==> flow/design.v <==
module blink(clk,
             on);
   input clk;
   output reg on = 0;
   reg [63:0] tick = 1;
   always @(posedge clk) begin
      tick = tick + 1;
      if (tick == 100000000) begin
         on <= !on;
         tick <= 1;
      end
   end
endmodule  
* Reports on blink *
What the tools print for blink, step after step.
Line numbers count from 1 in the design file above.
The mark n/a stands for no value.

design
  top = blink
  clock port = clk
  library = sky130hd
  timing corner = tt_025C_1v80

* Word-level counts *
Counts by Yosys on the flattened word-level netlist (proc, flatten, opt, wreduce; memories kept). Register bits leave out memories and registers merged into their read ports (data or address); mux counts leave out enables and synchronous resets folded into registers. Print and check cells are left out. Cells with the same type and inputs are merged into one.

word-level totals
  bits in writable memories = 0
  clocked read ports x word width = 0
  memory bits (read-only) = 0
  memories kept = 0
  output and inout port bits = 1
  bits in latches = 0
  flip-flop bits (word level) = 65
  cells after elaboration = 5
  bits of input ports = 1

cells by class
  equal/unequal tests = 1
  shift-type cells = 0
  bitwise operators = 0
  divide/modulo/power cells = 0
  multiplexer cells = 0
  reduce/logical cells = 1
  magnitude comparators = 0
  $add $sub $neg = 1
  $mul = 0

operator list
  kind                                            count
  adder 64 x 1 -> 64 bit with constant B          1
  equality test 64 x 27 -> 1 bit with constant B  1
  logical NOT 1 bit                               1

* Depth *
Yosys ltp: most cells in a row. Word level: on the elaborated netlist, between registers, memories and ports. Mapped: between sequential cells and ports; inverters and the memories' decode and read muxes count.

logic depth
  word-level depth = 2
  ABC_AREA = 0
  mapped depth = 13
  gate-level depth less buffers = 9

* Mapped cells and area *
Yosys stat after the flow's synthesis: flattened, memories mapped to cells. It holds for the ABC_AREA given above (unset counts as 0); a run with the other value may have another netlist.
The area totals of this step are shown rounded.

cells by type
  cell                      count  area in all (µm²)
  sky130_fd_sc_hd__dfxtp_1  64     1.28E+03
  sky130_fd_sc_hd__xnor2_1  36     315.302
  sky130_fd_sc_hd__nand4_1  43     269.008
  sky130_fd_sc_hd__nor4_1   42     262.752
  sky130_fd_sc_hd__nand3_1  25     125.12
  sky130_fd_sc_hd__nand2_1  30     112.608
  sky130_fd_sc_hd__nor3_1   21     105.101
  sky130_fd_sc_hd__xor2_1   11     96.342
  sky130_fd_sc_hd__inv_1    22     82.579
  sky130_fd_sc_hd__nor2_1   22     82.579
  sky130_fd_sc_hd__o31a_1   8      70.067
  sky130_fd_sc_hd__and3_1   11     68.816
  sky130_fd_sc_hd__nor4_4   3      63.811
  sky130_fd_sc_hd__nor2_2   10     62.56
  sky130_fd_sc_hd__or3_1    10     62.56
  sky130_fd_sc_hd__buf_2    9      45.043
  sky130_fd_sc_hd__or4_1    6      45.043
  sky130_fd_sc_hd__and4_1   5      43.792

Not listed: further types 43, cells in them 97.

mapped netlist
  cell count = 475
  synthesis area = 3900 µm²
  flip-flop cells = 65
  sequential area = 1300 µm²
  buffers = 24

* Timing after synthesis *
OpenSTA on the mapped netlist: ideal clock, no wires. The path of least setup slack (recovery checks aside). Input and output delay are each 20% of the period. Register names are those of the netlist, which keeps one name where synthesis merged equal registers.

path post-synthesis
  path kind = register to register
  from = register tick[3]
  to = register on
  data arrival time = 2.723 ns
  clock period = 3.99 ns
  library setup time = 0.326 ns
  driving pins on the path = 10
  launch time at the first pin = 0.000 ns
  path slack = 0.941 ns
  required time = 3.664 ns
  path delay = 3.049 ns
  path buffers = 1
  synthesis period reached = 3.049 ns

"path delay" is the arrival time less input delay plus setup time.
"driving pins on the path" counts driving pins, that of a launching flip-flop among them; a cell with two outputs on the path counts twice.
"synthesis period reached" is the clock period less the worst setup slack; recovery checks do not enter. This is arithmetic on one report: input and output delays are still those of the set period (20% each).
Between the ends stands the longest chain of elaborated cells between them, by number of cells; it is not shown to be the way that was timed. Of several equally long chains one is given.
A line is the first line of the expression or statement that the cell stems from. Yosys adds cells for indexed reads and writes and turns some case tables into memories.

on the way, post-synthesis
  cell sequence = sky130_fd_sc_hd__dfxtp_1 -> sky130_fd_sc_hd__nand3_2 -> sky130_fd_sc_hd__or4_1 -> sky130_fd_sc_hd__buf_2 -> sky130_fd_sc_hd__or3_1 -> sky130_fd_sc_hd__o21a_1 -> sky130_fd_sc_hd__or2_1 -> sky130_fd_sc_hd__nor4_1 -> sky130_fd_sc_hd__nand4_1 -> sky130_fd_sc_hd__nor4_1
  length of the longest elaborated chain = 2
  elaborated cells between the ends (all ways) = 2
  source lines of those cells = 2
  classes of those cells = add/sub: 1; eq/ne: 1

ends and longest elaborated chain, post-synthesis
  item                            RTL line  text
  start: declaration              5         reg [63:0] tick = 1;
  start: assignment               7         tick = tick + 1;
  start: assignment               10        tick <= 1;
  adder 64 x 1 -> 64 bit          7
  equality test 64 x 27 -> 1 bit  8         if (tick == 100000000) begin
  end: assignment                 9         on <= !on;
  end: declaration                4         output reg on = 0;

* Path in the finished layout *
From the final timing report of run 1: the path of least setup slack in the routed layout; clock arrival at registers is part of the times.

path after layout
  path kind = register to register
  from = register tick[20]
  to = register tick[24]
  required time = 4.07 ns
  clock period = 3.83 ns
  library setup time = 0.11 ns
  path slack = 0.61 ns
  driving pins on the path = 13
  launch time at the first pin = 0.34 ns
  path buffers = 4
  data arrival time = 3.46 ns

Between the ends stands the longest chain of elaborated cells between them, by number of cells; it is not shown to be the way that was timed. Of several equally long chains one is given.

on the way, after layout
  cell sequence = sky130_fd_sc_hd__dfxtp_2 -> sky130_fd_sc_hd__nand4_1 -> sky130_fd_sc_hd__or4_4 -> sky130_fd_sc_hd__buf_4 -> sky130_fd_sc_hd__buf_4 -> sky130_fd_sc_hd__nor4_1 -> sky130_fd_sc_hd__xnor2_1 -> sky130_fd_sc_hd__nand4_1 -> sky130_fd_sc_hd__or3_4 -> sky130_fd_sc_hd__nor4_4 -> sky130_fd_sc_hd__buf_6 -> sky130_fd_sc_hd__buf_4 -> sky130_fd_sc_hd__nor2_2
  length of the longest elaborated chain = 2
  elaborated cells between the ends (all ways) = 2
  source lines of those cells = 2
  classes of those cells = add/sub: 1; eq/ne: 1

ends and longest elaborated chain, after layout
  item                            RTL line  text
  start: declaration              5         reg [63:0] tick = 1;
  start: assignment               7         tick = tick + 1;
  start: assignment               10        tick <= 1;
  adder 64 x 1 -> 64 bit          7
  equality test 64 x 27 -> 1 bit  8         if (tick == 100000000) begin
  end: assignment                 7
  end: assignment                 10
  end: declaration                5

Hand-over note for blink

Measured data: module blink, platform sky130hd, 2 stored runs of the flow under differing settings, order arbitrary. Input and output delays are each 20% of the period that was set; the output load is 0.01 pF.
Measured values are rounded.
Settings: -- = not set for that run.

item                                     run 1  run 2
period_ns                                3.83   6.36
SETUP_SLACK_MARGIN                       0.59   --
CAP_MARGIN                               20     20
CORE_MARGIN                              2      2
CORE_UTILIZATION                         40     44
SLEW_MARGIN                              20     15
CELL_PAD_IN_SITES_DETAIL_PLACEMENT       --     2
ABC_AREA                                 --     0
GPL_TIMING_DRIVEN                        --     0
GPL_ROUTABILITY_DRIVEN                   --     0
total negative slack (ns)                0.000  0.000
lowest setup slack (ns)                  0.61   1.8
full die area (µm²)                      11000  9700
chip area after synthesis (Yosys) (µm²)  3900   3900
final design utilization (%)             50     49

End of note.
